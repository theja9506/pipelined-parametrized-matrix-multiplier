==> flow/design.v <==
module just_trying_out_new_things(input [7:0] ain, bin, input [15:0] cin, input clk, reset, enable, output reg [7:0] aout, bout, output reg [15:0] cout);
  always @(posedge clk or posedge reset) begin
    if (reset) begin
      aout <= 0;
      bout <= 0;
      cout <= 0;
    end
    else if (enable) begin
      aout <= ain;
      bout <= bin;
      cout <= cin + (ain * bin);   
    end
  end
endmodule
# From RTL to reports: just_trying_out_new_things
# The steps from the RTL of just_trying_out_new_things to its reports follow in flow order.
# Lines are those of the file above, counted from 1.
# Operators: Yosys type, input widths -> output width; for muxes data width and select width s.
# Library cell names are shortened.
# The mark n/a stands for no value.
[inputs]
design = "just_trying_out_new_things"
clock_port = "clk"
lib = "sky130hd"
pvt_corner = "tt_025C_1v80"

# Elaborated design
# Counts by Yosys on the flattened word-level netlist (proc, flatten, opt, wreduce; memories kept). Register bits leave out memories and registers merged into their read ports (data or address); mux counts leave out enables and synchronous resets folded into registers. Print and check cells are left out. Cells with the same type and inputs are merged into one.
[word_totals]
regBits = 32
in_bits = 35
output_inout_bits = 32
[op_classes]
n_addsub = 1
mul = 1
[ops]
columns = ["op", "n"]
rows = [
  ["$mul 8x8->16", 1],
  ["$add 16x16->16", 1],
]

# Longest topological paths
# Yosys ltp: most cells in a row. Word level: on the elaborated netlist, between registers, memories and ports. Mapped: between sequential cells and ports; inverters and the memories' decode and read muxes count.
[depth]
ltp_word = 2
abc_area = 0
depth_mapped = 17
mapped_depth_nobuf = 16

# Netlist
# Yosys stat after the flow's synthesis: flattened, memories mapped to cells. It holds for the ABC_AREA given above (unset counts as 0); a run with the other value may have another netlist.
[synth_totals]
n_buf = 10
mapped_area_um2 = 3754.9
seq_area_um2 = 800.8
ff_cells = 32
stdcells = 398
[by_type]
columns = ["cell", "n"]
rows = [
  ["fa_1", 50],
  ["dfrtp_1", 32],
  ["ha_1", 35],
  ["inv_1", 101],
  ["mux2_2", 24],
  ["and2_1", 36],
  ["nand2_1", 43],
  ["a21oi_1", 9],
  ["xnor2_1", 5],
  ["nand3_1", 7],
  ["clkbuf_1", 9],
  ["o21ai_0", 6],
  ["a21oi_2", 3],
  ["nor2_1", 7],
  ["a211oi_1", 3],
  ["nor2b_1", 3],
  ["nand4b_1", 2],
  ["o311ai_0", 2],
]
# Other cell types: 17; their cells: 21.

# Path before layout
# Source: OpenSTA report_checks on the synthesized netlist (no wires, ideal clock, input and output delay 20% of the period each), path of least setup slack; recovery checks are left aside. Register names are those of the netlist, which keeps one name where synthesis merged equal registers.
[synth_path]
path_kind = "in2reg"
from = "in bin[1]"
to = "reg cout[14]"
tclk_ns = 5.34
driving_pins = 15
required_time_ns = 5.220
arrival_time_ns = 4.788
delay_ns = 3.840
n_path_buf = 1
launch_ns = 1.068
path_slack_ns = 0.433
synth_period_reached_ns = 4.907
# "delay_ns" = arrival - input delay + setup time.
# "driving_pins": output pins that drive a net of the path, with the launching flip-flop's if there is one; two outputs of one cell count as two.
# "synth_period_reached_ns" = period - worst setup slack (recovery checks aside). The figure is calculated, with input and output delays left at 20% of the set period.
# Between the ends stands the longest chain of elaborated cells between them, by number of cells; it is not shown to be the way that was timed. Of several equally long chains one is given.
# A line is the first line of the expression or statement that the cell stems from. Yosys adds cells for indexed reads and writes and turns some case tables into memories.
[synth_between]
cell_sequence = "clkbuf_1 -> nand2_1 -> fa_1 -> inv_1 -> fa_1 -> fa_1 -> inv_1 -> fa_1 -> inv_1 -> ha_1 -> a21oi_2 -> and2_1 -> a211oi_1 -> or3_1 -> a31o_1"
elab_chain_cells = 2
[synth_lines]
columns = ["item", "line_no", "source"]
rows = [
  ["start, declared", 1, "module just_trying_out_new_things(input [7:0] ain, bin, input [15:0] cin, input clk, reset, enable, output reg ..."],
  ["$mul 8x8->16", 11, "cout <= cin + (ain * bin);"],
  ["$add 16x16->16", 11, ""],
  ["end, assigned", 6, "cout <= 0;"],
  ["end, assigned", 11, ""],
  ["end, declared", 1, ""],
]

# Worst path after layout
# Path of least setup slack in the final report of record 1 (OpenROAD, finished layout, wires in). Where an end is a register, its clock arrival counts in the times.
[layout_path]
path_kind = "in2reg"
from = "in ain[3]"
to = "reg cout[14]"
arrival_time_ns = 4.47
driving_pins = 16
n_path_buf = 3
required_time_ns = 4.21
tclk_ns = 4.01
launch_ns = 0.80
path_slack_ns = -0.27
# Between the ends stands the longest chain of elaborated cells between them, by number of cells; it is not shown to be the way that was timed. Of several equally long chains one is given.
[layout_between]
cell_sequence = "buf_8 -> buf_6 -> and2_4 -> fa_1 -> fa_1 -> fa_1 -> inv_1 -> fa_1 -> inv_2 -> ha_4 -> and2_4 -> nand3_4 -> buf_4 -> a211oi_4 -> or3_1 -> a31o_1"
elab_chain_cells = 2
[layout_lines]
columns = ["item", "line_no", "source"]
rows = [
  ["start, declared", 1, "module just_trying_out_new_things(input [7:0] ain, bin, input [15:0] cin, input clk, reset, enable, output reg ..."],
  ["$mul 8x8->16", 11, "cout <= cin + (ain * bin);"],
  ["$add 16x16->16", 11, ""],
  ["end, assigned", 6, "cout <= 0;"],
  ["end, assigned", 11, ""],
  ["end, declared", 1, ""],
]

# Flow measurements of just_trying_out_new_things on sky130hd: 2 stored runs with different settings, listed in no order. Input and output delays are each 20% of the period that was set; the output load is 0.01 pF.
# "period_reached_ns" is the run's clock period less its worst setup slack. It is reckoned from that one timing run; input and output delays stay at 20% of the period that was set.
# "worstPathTime_ns": the worst setup path's part of the clock period (all of it between registers, 20% less for each end at a port) less its slack. A launch clock that arrives late makes it longer, a capture clock that arrives late makes it shorter.

[[run]]
name = "record 1"
[run.settings]
period_ns = 4.01
CORE_UTILIZATION = 56
SETUP_SLACK_MARGIN = 0.53
PLACE_DENSITY_LB_ADDON = 0.21
CORE_ASPECT_RATIO = 1.24
CELL_PAD_IN_SITES_GLOBAL_PLACEMENT = 0
TNS_END_PERCENT = 75
CTS_CLUSTER_DIAMETER = 202
CAP_MARGIN = 0
CORE_MARGIN = 2
SLEW_MARGIN = 20
[run.results]
die_area_um2 = 7379.8
worstPathTime_ns = 3.48
critical_path_kind = "in2reg"
fin_util_pct = 83.2
setup_worst_slack_ns = -0.268
period_reached_ns = 4.278
synthArea_um2 = 3754.9

[[run]]
name = "record 2"
[run.settings]
period_ns = 4.86
CORE_UTILIZATION = 26
SETUP_SLACK_MARGIN = 0.97
PLACE_DENSITY = 0.61
CELL_PAD_IN_SITES_DETAIL_PLACEMENT = 0
ABC_AREA = 1
GPL_ROUTABILITY_DRIVEN = 0
CTS_CLUSTER_SIZE = 19
CTS_CLUSTER_DIAMETER = 343
MIN_ROUTING_LAYER = "met2"
MAX_ROUTING_LAYER = "met5"
CAP_MARGIN = 20
CORE_MARGIN = 2
SLEW_MARGIN = 20
[run.results]
setup_worst_slack_ns = 0.670
fin_util_pct = 39.3
worstPathTime_ns = 3.22
critical_path_kind = "in2reg"
synthArea_um2 = 4015.1
die_area_um2 = 16453.2
period_reached_ns = 4.190
